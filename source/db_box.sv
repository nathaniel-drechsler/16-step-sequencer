==> flow/design.v <==
module db_box
   (
    input logic clk,                                         
    input logic BTNU, BTND, BTNL, BTNR, BTNC, CPU_RESETN,    
    output logic UP, DOWN, LEFT, RIGHT, CENTER, RESET        
   );
   wire UPDBOUTPUT, DOWNDBOUTPUT, LEFTDBOUTPUT, RIGHTDBOUTPUT, CENTERDBOUTPUT, RESETDBOUTPUT;  
   wire UPOUTPUT, DOWNOUTPUT, LEFTOUTPUT, RIGHTOUTPUT, CENTEROUTPUT, RESETOUTPUT;              
db_fsm debounce0(                        
.clk,
.sw(BTNU),
.db(UPDBOUTPUT)
);
risingEdgeDetector rED0(                 
.clk,
.signal(UPDBOUTPUT),
.risingEdge(UPOUTPUT)
);
free_run_shift_reg MetStaReg0(           
.clk,
.s_in(UPOUTPUT),
.s_out(UP)
);
db_fsm debounce1(                        
.clk,
.sw(BTND),
.db(DOWNDBOUTPUT)
);
risingEdgeDetector rED1(                 
.clk,
.signal(DOWNDBOUTPUT),
.risingEdge(DOWNOUTPUT)
);
free_run_shift_reg MetStaReg1(           
.clk,
.s_in(DOWNOUTPUT),
.s_out(DOWN)
);
db_fsm debounce2(                        
.clk,
.sw(BTNL),
.db(LEFTDBOUTPUT)
);
risingEdgeDetector rED2(                 
.clk,
.signal(LEFTDBOUTPUT),
.risingEdge(LEFTOUTPUT)
);
free_run_shift_reg MetStaReg2(           
.clk,
.s_in(LEFTOUTPUT),
.s_out(LEFT)
);
db_fsm debounce3(                        
.clk,
.sw(BTNR),
.db(RIGHTDBOUTPUT)
);
risingEdgeDetector rED3(                 
.clk,
.signal(RIGHTDBOUTPUT),
.risingEdge(RIGHTOUTPUT)
);
free_run_shift_reg MetStaReg3(           
.clk,
.s_in(RIGHTOUTPUT),
.s_out(RIGHT)
);
db_fsm debounce4(                        
.clk,
.sw(BTNC),
.db(CENTERDBOUTPUT)
);
risingEdgeDetector rED4(                 
.clk,
.signal(CENTERDBOUTPUT),
.risingEdge(CENTEROUTPUT)
);
free_run_shift_reg MetStaReg4(           
.clk,
.s_in(CENTEROUTPUT),
.s_out(CENTER)
);
db_fsm debounce5(                        
.clk,
.sw(CPU_RESETN),
.db(RESETDBOUTPUT)
);
risingEdgeDetector rED5(                 
.clk,
.signal(RESETDBOUTPUT),
.risingEdge(RESETOUTPUT)
);
free_run_shift_reg MetStaReg5(          
.clk,
.s_in(RESETOUTPUT),
.s_out(RESET)
);
endmodule
module db_fsm
   (
    input logic clk,
    input logic sw,
    output logic db
   );
   localparam N =20;
   typedef enum {
      zero, wait1_1, wait1_2, wait1_3,
      one,  wait0_1, wait0_2, wait0_3
   } state_type;
   state_type state_reg = zero, state_next;
   logic [N-1:0] q_reg = 0;
   logic [N-1:0] q_next;
   logic m_tick;
   always_ff @(posedge clk)
      q_reg <= q_next;
   assign q_next = q_reg + 1;
   assign m_tick = (q_reg==0) ? 1'b1 : 1'b0;
    always_ff @(posedge clk) state_reg <= state_next;
   always_comb
   begin
      state_next = state_reg;   
      db = 1'b0;                
      case (state_reg)
         zero:
            if (sw)
               state_next = wait1_1;
         wait1_1:
            if (~sw)
               state_next = zero;
            else
               if (m_tick)
                  state_next = wait1_2;
         wait1_2:
            if (~sw)
               state_next = zero;
            else
               if (m_tick)
                  state_next = wait1_3;
         wait1_3:
            if (~sw)
               state_next = zero;
            else
               if (m_tick)
                  state_next = one;
         one:
            begin
              db = 1'b1;
              if (~sw)
                 state_next = wait0_1;
            end
         wait0_1:
            begin
               db = 1'b1;
               if (sw)
                  state_next = one;
               else
                 if (m_tick)
                    state_next = wait0_2;
            end
         wait0_2:
            begin
               db = 1'b1;
               if (sw)
                  state_next = one;
               else
                 if (m_tick)
                    state_next = wait0_3;
            end
         wait0_3:
            begin
               db = 1'b1;
               if (sw)
                  state_next = one;
               else
                 if (m_tick)
                    state_next = zero;
            end
         default: state_next = zero;
      endcase
   end
endmodule
module free_run_shift_reg
	#(parameter N=8) (
	input logic clk, 
	input logic s_in,
	output logic s_out
);
logic [N-1:0] q = 0;  
always_ff @(posedge clk) q <= {s_in, q[N-1:1]};
assign s_out = q[0];
endmodule
module risingEdgeDetector(
	input  logic clk,
	input  logic signal,
	output logic risingEdge
);
logic previousSignal = 0;  
always_ff @(posedge clk) previousSignal <= signal;
assign risingEdge = ~previousSignal & signal;
endmodule
# Tool chain data of db_box
# Tool output for the design above, in the order of the flow.
# Lines are those of the file above, counted from 1.
# Operators: Yosys type, input widths -> output width; for muxes data width and select width s.
# Cell names lack the library's common part.
# The mark -- stands for no value.
dict set report design {
  top {db_box}
  clk_port {clk}
  cell_library {sky130hd}
  lib_corner {tt_025C_1v80}
}

# Elaborated design
# Source: Yosys, flattened and elaborated, memories not mapped. Widths are those after wreduce. Registers that Yosys merges into a memory's read port (data or address) are not register bits. Print and check cells do not count. Equal cells are merged and count once.
dict set report bits {
  ff_bits 366
  latchBits 0
  mem_bits_rw 0
  rom_bits 0
  clocked_rd_ports_x_width 0
  n_memories 0
}
dict set report op_classes {
  n_addsub 6
  mul 0
  div 0
  cmp 0
  eq_ne 90
  shifts 0
  n_mux 102
  n_logic 12
  reduce_and_logical 24
}
# op n
set op_table {}
lappend op_table {{$mux 32} 84}
lappend op_table {{$pmux 32 s8} 6}
lappend op_table {{$eq 32x3->1 const B} 24}
lappend op_table {{$eq 32x2->1 const B} 12}
lappend op_table {{$eq 32x1->1 const B} 6}
lappend op_table {{$logic_not 32->1} 6}
lappend op_table {{$add 20x1->20 const B} 6}
lappend op_table {{$logic_not 20->1} 6}
lappend op_table {{$ne 3x2->1 const B} 36}
lappend op_table {{$reduce_and 8->1} 6}
lappend op_table {{$ne 2x2->1 const B} 12}
lappend op_table {{$reduce_or 4->1} 6}
lappend op_table {{$mux 1} 12}
lappend op_table {{$and 1x1->1} 6}
lappend op_table {{$not 1->1} 6}

# Logic depth
# Yosys ltp: most cells in a row. Word level: on the elaborated netlist, between registers, memories and ports. Mapped: between sequential cells and ports; inverters and the memories' decode and read muxes count.
dict set report depth {
  depth_word 5
  ABC_AREA 0
  depth_mapped 6
}

# Netlist
# Yosys stat after the flow's synthesis: flattened, memories mapped to cells. It holds for the ABC_AREA given above (unset counts as 0); a run with the other value may have another netlist.
# cell_type n
set by_type {}
lappend by_type {dfxtp_1 174}
lappend by_type {xnor2_1 87}
lappend by_type {edfxtp_1 18}
lappend by_type {xor2_1 33}
lappend by_type {nand3_1 49}
lappend by_type {nand4_1 28}
lappend by_type {ha_1 12}
lappend by_type {nand2_1 35}
lappend by_type {nor4_1 21}
lappend by_type {nor2_1 34}
lappend by_type {and3_1 16}
lappend by_type {and4_1 10}
lappend by_type {inv_1 20}
lappend by_type {mux2_2 6}
lappend by_type {nor4b_1 6}
lappend by_type {o41ai_1 6}
lappend by_type {nor4_2 4}
lappend by_type {a21boi_0 6}
# Not listed: further types 15, cells in them 43.
dict set report synth_totals {
  stdcells 608
  area_um2 6836.6
  sequential_area_um2 4023.9
  ff_cells 192
  buffers 10
}
# The figures by module come from a second, unflattened synthesis with its own total; it is not the netlist above.
dict set report unflattened {
  hier_cells 618
  area_unflattened_um2 7221.9
}
# Rows give one instance, submodules left out.
# module instances n_cells area_um2 mod_seq_area_um2
set modules {}
lappend modules {db_fsm 6 93 1009.7 490.5}
lappend modules {free_run_shift_reg 6 8 160.2 160.2}
lappend modules {risingEdgeDetector 6 2 33.8 20.0}
lappend modules {db_box 1 0 0.0 0.0}

# Timing after synthesis
# Source: OpenSTA report_checks on the synthesized netlist (no wires, ideal clock, input and output delay 20% of the period each), path of least setup slack; recovery checks are left aside. Register names are those of the netlist, which keeps one name where synthesis merged equal registers.
dict set report synth_timing {
  kind {flip-flop to flip-flop}
  start {reg debounce5.q_reg[0]}
  end {reg debounce5.state_reg[0]}
  period_ps 1880
  setup_ps 347
  arrival_ps 1411
  required_ps 1533
  path_slack_ps 122
  path_delay_ps 1758
  driving_pins 7
  synth_period_reached_ps 1758
}
# "path_delay_ps" = arrival - input delay + setup time.
# "driving_pins": output pins that drive a net of the path, with the launching flip-flop's if there is one; two outputs of one cell count as two.
# "synth_period_reached_ps" = period - worst setup slack (recovery checks aside). The figure is calculated, with input and output delays left at 20% of the set period.
# Between the ends stands the longest chain of elaborated cells between them, by number of cells; it is not shown to be the way that was timed. Of several equally long chains one is given.
# Each line given opens the expression or statement behind the cell; cells for indexed reads and writes are added by Yosys, which also makes memories of some case tables.
# The path ends at the enable pin of a flip-flop; only ways to that pin are counted.
dict set report synth_between {
  cell_sequence {dfxtp_1 > inv_1 > ha_1 > nor4b_1 > nand4_1 > o41ai_1 > a21boi_0}
  elab_chain_cells 4
  cone_cells 9
  cone_lines 1
  classes_between {eq/ne: 6; mux: 1; reduce/logical: 2}
}
# item line_no
set synth_lines {}
lappend synth_lines {{from (decl)} 112} ;# logic [N-1:0] q_reg = 0;
lappend synth_lines {{from (assign)} 116} ;# q_reg <= q_next;
lappend synth_lines {{$logic_not 20->1} 118} ;# assign m_tick = (q_reg==0) ? 1'b1 : 1'b0;
lappend synth_lines {{$mux 1} 118}
lappend synth_lines {{$ne 3x2->1} --}
lappend synth_lines {{$reduce_and 8->1} --}
lappend synth_lines {{to (assign)} 119} ;# always_ff @(posedge clk) state_reg <= state_next;
lappend synth_lines {{to (decl)} 111} ;# state_type state_reg = zero, state_next;
# Some nets on the timed path still bear RTL names; the line given drives or declares the net.
# signal line_no
set synth_named_nets {}
lappend synth_named_nets {debounce5.q_next[0] 117} ;# assign q_next = q_reg + 1;

# Timing after layout
# From the final timing report of record 2: the path of least setup slack in the routed layout; clock arrival at registers is part of the times.
# The path's times are printed in steps of 10 ps; the period is the one set.
dict set report layout_timing {
  kind {flip-flop to flip-flop}
  start {reg debounce5.q_reg[0]}
  end {reg debounce5.state_reg[2]}
  period_ps 1830
  setup_ps 270
  arrival_ps 1910
  required_ps 1980
  path_slack_ps 70
  driving_pins 8
}
# Between the ends stands the longest chain of elaborated cells between them, by number of cells; it is not shown to be the way that was timed. Of several equally long chains one is given.
# The path ends at the enable pin of a flip-flop; only ways to that pin are counted.
dict set report layout_between {
  cell_sequence {dfxtp_1 > inv_1 > ha_1 > nor4b_2 > nand4_1 > o41ai_2 > a21boi_2 > buf_4}
  elab_chain_cells 4
  cone_cells 9
  cone_lines 1
  classes_between {eq/ne: 6; mux: 1; reduce/logical: 2}
}
# item line_no
set layout_lines {}
lappend layout_lines {{from (decl)} 112} ;# logic [N-1:0] q_reg = 0;
lappend layout_lines {{from (assign)} 116} ;# q_reg <= q_next;
lappend layout_lines {{$logic_not 20->1} 118} ;# assign m_tick = (q_reg==0) ? 1'b1 : 1'b0;
lappend layout_lines {{$mux 1} 118}
lappend layout_lines {{$ne 3x2->1} --}
lappend layout_lines {{$reduce_and 8->1} --}
lappend layout_lines {{to (assign)} 119} ;# always_ff @(posedge clk) state_reg <= state_next;
lappend layout_lines {{to (decl)} 111} ;# state_type state_reg = zero, state_next;
# Some nets on the timed path still bear RTL names; the line given drives or declares the net.
# signal line_no
set layout_named_nets {}
lappend layout_named_nets {debounce5.q_next[0] 117} ;# assign q_next = q_reg + 1;

# 2 stored runs of db_box in the flow (synthesis by Yosys, layout by OpenROAD, sky130hd cells), in arbitrary order. Constraints: input delay and output delay 20% of the set period each, output load 0.01 pF.
# "clock_period_reached_ps" is the run's clock period less its worst setup slack. It is reckoned from that one timing run; input and output delays stay at 20% of the period that was set.
# By "timing.worst_path_ps" is meant the share of the clock period that the worst setup path is allowed (20% is reserved at inputs, 20% at outputs), minus its slack. Clock arrival times at its registers enter into it.
# "timing.worst_path_ps" is known to 10 ps.
run="record 1" settings period_ns=2.81 CORE_UTILIZATION=67 PLACE_DENSITY_LB_ADDON=0.25 CELL_PAD_IN_SITES_DETAIL_PLACEMENT=2 TNS_END_PERCENT=75 GPL_TIMING_DRIVEN=0 CTS_CLUSTER_SIZE=98 SLEW_MARGIN=30 MIN_ROUTING_LAYER="met1" CAP_MARGIN=20 CORE_MARGIN=2
run="record 1" outcome="did not finish, placement stopped with a tool error"
run="record 2" settings period_ns=1.83 SETUP_SLACK_MARGIN=-0.02 CAP_MARGIN=20 CORE_MARGIN=2 CORE_UTILIZATION=40 SLEW_MARGIN=20
run="record 2" results synth_chip_area_um2=6836.6 dieArea_um2=18153.5 timing.worst_path_ps=1760 path_kind="flip-flop to flip-flop" hold_worst_slack_ps=327 ws_setup_ps=69 clock_period_reached_ps=1761 tns_setup_ps=0 layout_utilization_pct=48.6
